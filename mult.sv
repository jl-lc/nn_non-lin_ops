==> flow/design.v <==
module mult #(
  parameter WIDTH=64
) (
  input  logic clk, rst,
  input  logic in_valid,
  input  logic [WIDTH-1:0] mult_i1, mult_i2,
  output logic [WIDTH-1:0] mult_o,
  output logic out_valid
);
  logic [WIDTH-1:0] mult_r1;
  logic valid_r1, valid_r2;
  always_ff @(posedge clk) begin
    if (rst) begin
      mult_r1 <= 0;
      mult_o  <= 0;
    end else if (in_valid) begin  
      mult_r1 <= $signed(mult_i1) * $signed(mult_i2);
      mult_o  <= mult_r1;
    end else begin
      mult_r1 <= mult_r1;
      mult_o  <= mult_o;
    end
  end
  always_ff @(posedge clk) begin
    if (rst) begin
      valid_r1  <= 0;
      out_valid <= 0;
    end else begin
      valid_r1  <= (valid_r1 || out_valid) ? 0 : in_valid;
      out_valid <= valid_r1;
    end
  end
endmodule
=== From RTL to reports: mult ===
The steps from the RTL of mult to its reports follow in flow order.
Lines are those of the file above, counted from 1.
Operators carry their Yosys type and port widths (W data, S select, Z words).
A cell with -- has no value.

* Top: mult
* Clock input: clk
* Cell library: sky130hd
* Library corner: tt_025C_1v80

=== Word level ===
Source: Yosys, flattened and elaborated, memories not mapped. Widths are those after wreduce. Registers that Yosys merges into a memory's read port (data or address) are not register bits. Print and check cells do not count. Equal cells are merged and count once.

* Reduce/logical cells: 2
* $mul: 1

{| class="wikitable"
|+ Operators with widths
! operator !! count
|-
| $mul A64 B64 Y64 || 1
|-
| $reduce_or A2 Y1 || 1
|-
| $logic_or A1 B1 Y1 || 1
|}

* Cells after elaboration: 7
* Bits of input ports: 131
* Bits in registers: 130
* Output and inout port bits: 65

=== Depth ===
Longest topological path by Yosys (ltp), each cell counted once; first at word level (registers and memories cut), then after technology mapping (sequential cells cut; the memories' decode and read muxes count).

* Word-level depth: 2
* ABC_AREA: 0
* Depth in mapped cells: 35
* Gate-level depth less buffers: 33

=== Netlist ===
The flow's flattened synthesis, as Yosys stat reports it; memories are mapped. The netlist is that of the ABC_AREA named above (0 if unset); the other value can give another one.
The area totals of this step are shown rounded.

{| class="wikitable"
|+ Cells by type
! cell !! count !! total area (sq um)
|-
| sky130_fd_sc_hd__fa_1 || 1833 || 3.67E+04
|-
| sky130_fd_sc_hd__inv_1 || 1900 || 7131.84
|-
| sky130_fd_sc_hd__and2_1 || 1039 || 6.5E+03
|-
| sky130_fd_sc_hd__ha_1 || 371 || 4.64E+03
|-
| sky130_fd_sc_hd__nand2_1 || 1093 || 4.1E+03
|-
| sky130_fd_sc_hd__dfxtp_1 || 130 || 2.6E+03
|-
| sky130_fd_sc_hd__clkbuf_1 || 434 || 1.63E+03
|-
| sky130_fd_sc_hd__xnor2_1 || 138 || 1.21E+03
|-
| sky130_fd_sc_hd__mux2i_1 || 115 || 1.15E+03
|-
| sky130_fd_sc_hd__nor2_1 || 147 || 551.779
|-
| sky130_fd_sc_hd__xor2_1 || 45 || 394.128
|-
| sky130_fd_sc_hd__a21oi_1 || 67 || 335.322
|-
| sky130_fd_sc_hd__a21o_1 || 31 || 232.723
|-
| sky130_fd_sc_hd__o21a_1 || 13 || 97.594
|-
| sky130_fd_sc_hd__a211oi_1 || 12 || 90.086
|-
| sky130_fd_sc_hd__o21ai_1 || 18 || 90.086
|-
| sky130_fd_sc_hd__o21bai_1 || 11 || 82.579
|-
| sky130_fd_sc_hd__nor2b_1 || 13 || 81.328
|}

Not listed: further types 40, cells in them 126.

* Buffer cells: 451
* Sequential area: 2600 sq um
* Cell area after synthesis: 68500 sq um
* Mapped cells: 7536
* Mapped flip-flops: 130

=== Timing after synthesis ===
OpenSTA on the mapped netlist: ideal clock, no wires. The path of least setup slack (recovery checks aside). Input and output delay are each 20% of the period. Register names are those of the netlist, which keeps one name where synthesis merged equal registers.

* Path kind: input -> register
* Start: in mult_i1[28]
* End: reg mult_r1[56]
* Period: 13.7 ns
* Data required time: 13.579 ns
* Launch time at the first pin: 2.740 ns
* Input delay: 2.740 ns
* Path slack: 2.752 ns
* Driving pins on the path: 32
* Library setup time: 0.121 ns
* Path buffers: 2
* Data arrival time: 10.827 ns
* Path delay: 8.208 ns
* Synthesis period reached: 10.948 ns

"path delay" is the arrival time less input delay plus setup time.
"driving pins on the path" counts driving pins, that of a launching flip-flop among them; a cell with two outputs on the path counts twice.
"synthesis period reached" is the clock period less the worst setup slack; recovery checks do not enter. This is arithmetic on one report: input and output delays are still those of the set period (20% each).
The rows between start and end are the longest chain of elaborated cells between them; the timing report does not say that the signal goes this way. Where chains are equally long, one stands for them.
A line is the first line of the expression or statement that the cell stems from. Yosys adds cells for indexed reads and writes and turns some case tables into memories.
A register here has more assigning lines than the two given.

* Cells stage by stage: sky130_fd_sc_hd__clkbuf_1 > sky130_fd_sc_hd__clkbuf_1 > sky130_fd_sc_hd__nand2_1 > sky130_fd_sc_hd__fa_1 > sky130_fd_sc_hd__fa_1 > sky130_fd_sc_hd__inv_1 > sky130_fd_sc_hd__fa_1 > sky130_fd_sc_hd__inv_1 > sky130_fd_sc_hd__fa_1 > sky130_fd_sc_hd__fa_1 > sky130_fd_sc_hd__inv_1 > sky130_fd_sc_hd__fa_1 > sky130_fd_sc_hd__inv_1 > sky130_fd_sc_hd__fa_1 > sky130_fd_sc_hd__inv_1 > sky130_fd_sc_hd__fa_1 > sky130_fd_sc_hd__fa_1 > sky130_fd_sc_hd__inv_1 > sky130_fd_sc_hd__fa_1 > sky130_fd_sc_hd__inv_1 > sky130_fd_sc_hd__ha_1 > sky130_fd_sc_hd__and3_4 > sky130_fd_sc_hd__and4_4 > sky130_fd_sc_hd__a221oi_2 > sky130_fd_sc_hd__nand3_2 > sky130_fd_sc_hd__a221oi_2 > sky130_fd_sc_hd__o221ai_2 > sky130_fd_sc_hd__a21o_1 > sky130_fd_sc_hd__a21oi_4 > sky130_fd_sc_hd__o21ai_1 > sky130_fd_sc_hd__xnor2_1 > sky130_fd_sc_hd__o21ai_1
* Length of the longest elaborated chain: 1
* Elaborated cells between the ends (all ways): 1
* RTL lines with such cells: 1
* Classes of those cells: mul (1)

{| class="wikitable"
|+ RTL lines, path post-synthesis
! element !! line !! text
|-
| from (decl) || 6 || <nowiki>input  logic [WIDTH-1:0] mult_i1, mult_i2,</nowiki>
|-
| $mul A64 B64 Y64 || 17 || <nowiki>mult_r1 <= $signed(mult_i1) * $signed(mult_i2);</nowiki>
|-
| to (assign) || 17 ||
|-
| to (assign) || 20 || <nowiki>mult_r1 <= mult_r1;</nowiki>
|-
| to (decl) || 10 || <nowiki>logic [WIDTH-1:0] mult_r1;</nowiki>
|}

=== Worst path after layout ===
From the final timing report of run 1: the path of least setup slack in the routed layout; clock arrival at registers is part of the times.

* Path kind: input -> register
* Start: in mult_i1[33]
* End: reg mult_r1[62]
* Input delay: 1.41 ns
* Driving pins on the path: 31
* Data required time: 7.37 ns
* Path slack: -2.24 ns
* Data arrival time: 9.61 ns
* Period: 7.06 ns
* Library setup time: 0.12 ns
* Path buffers: 2
* Launch time at the first pin: 1.41 ns

The rows between start and end are the longest chain of elaborated cells between them; the timing report does not say that the signal goes this way. Where chains are equally long, one stands for them.
A register here has more assigning lines than the two given.

* Cells stage by stage: sky130_fd_sc_hd__buf_4 > sky130_fd_sc_hd__buf_12 > sky130_fd_sc_hd__and2_4 > sky130_fd_sc_hd__fa_1 > sky130_fd_sc_hd__inv_2 > sky130_fd_sc_hd__fa_1 > sky130_fd_sc_hd__inv_2 > sky130_fd_sc_hd__fa_1 > sky130_fd_sc_hd__fa_1 > sky130_fd_sc_hd__fa_1 > sky130_fd_sc_hd__inv_2 > sky130_fd_sc_hd__fa_1 > sky130_fd_sc_hd__inv_2 > sky130_fd_sc_hd__fa_1 > sky130_fd_sc_hd__fa_2 > sky130_fd_sc_hd__fa_2 > sky130_fd_sc_hd__inv_2 > sky130_fd_sc_hd__fa_1 > sky130_fd_sc_hd__inv_2 > sky130_fd_sc_hd__ha_4 > sky130_fd_sc_hd__and4_4 > sky130_fd_sc_hd__and4_4 > sky130_fd_sc_hd__a221oi_2 > sky130_fd_sc_hd__nand3_2 > sky130_fd_sc_hd__a221oi_4 > sky130_fd_sc_hd__o221ai_2 > sky130_fd_sc_hd__a21o_1 > sky130_fd_sc_hd__a21oi_4 > sky130_fd_sc_hd__o21ai_2 > sky130_fd_sc_hd__xnor2_1 > sky130_fd_sc_hd__o21ai_1
* Length of the longest elaborated chain: 1
* Elaborated cells between the ends (all ways): 1
* RTL lines with such cells: 1
* Classes of those cells: mul (1)

{| class="wikitable"
|+ RTL lines, path post-layout
! element !! line !! text
|-
| from (decl) || 6 || <nowiki>input  logic [WIDTH-1:0] mult_i1, mult_i2,</nowiki>
|-
| $mul A64 B64 Y64 || 17 || <nowiki>mult_r1 <= $signed(mult_i1) * $signed(mult_i2);</nowiki>
|-
| to (assign) || 17 ||
|-
| to (assign) || 20 || <nowiki>mult_r1 <= mult_r1;</nowiki>
|-
| to (decl) || 10 || <nowiki>logic [WIDTH-1:0] mult_r1;</nowiki>
|}

Subject: flow runs of mult

Hi,

Below are 2 stored runs of the flow (Yosys, OpenROAD; platform sky130hd) on mult, each with its settings and what was measured, unordered. Constraints: input delay and output delay 20% of the set period each, output load 0.01 pF.
"clock period achieved" = clock period - worst setup slack. The figure is calculated, with input and output delays left at 20% of the set period.
"time on the worst setup path" = time allowed to the worst setup path (clock period - input delay - output delay, where it has them) - its slack; a late launch clock adds to it, a late capture clock takes from it.
Results are given in rounded form.

=== Run 1 ===
{| class="wikitable"
! Setting !! Value
|-
| period_ns || 7.06
|-
| CAP_MARGIN || 20
|-
| CORE_MARGIN || 2
|-
| CORE_UTILIZATION || 40
|-
| SLEW_MARGIN || 20
|-
! Result !! Value
|-
| Standard-cell area after routing || 83600 sq um
|-
| Lowest hold slack || 0.408 ns
|-
| Mapped cell area after synthesis || 68500 sq um
|-
| Utilization after routing || 0.493
|-
| Overall die area || 175000 sq um
|-
| Clock period achieved || 9.301 ns
|-
| Time on the worst setup path || 7.89 ns
|-
| Critical path type || input -> register
|-
| Lowest setup slack || -2.24 ns
|-
| Sum of negative setup slack || -87.7 ns
|}

=== Run 2 ===
{| class="wikitable"
! Setting !! Value
|-
| period_ns || 7.66
|-
| CORE_UTILIZATION || 53
|-
| PLACE_DENSITY || 0.59
|-
| HOLD_SLACK_MARGIN || 0.28
|-
| CORE_ASPECT_RATIO || 0.97
|-
| CORE_MARGIN || 10
|-
| CELL_PAD_IN_SITES_DETAIL_PLACEMENT || 0
|-
| GPL_ROUTABILITY_DRIVEN || 1
|-
| CTS_CLUSTER_DIAMETER || 287
|-
| CAP_MARGIN || 0
|-
| SLEW_MARGIN || 10
|-
| MIN_ROUTING_LAYER || met1
|-
! Result !! Value
|-
| Standard-cell area after routing || 84300 sq um
|-
| Lowest hold slack || 0.415 ns
|-
| Mapped cell area after synthesis || 68500 sq um
|-
| Utilization after routing || 0.659
|-
| Overall die area || 144000 sq um
|-
| Clock period achieved || 9.486 ns
|-
| Time on the worst setup path || 7.95 ns
|-
| Critical path type || input -> register
|-
| Lowest setup slack || -1.83 ns
|-
| Sum of negative setup slack || -61.5 ns
|}

Regards
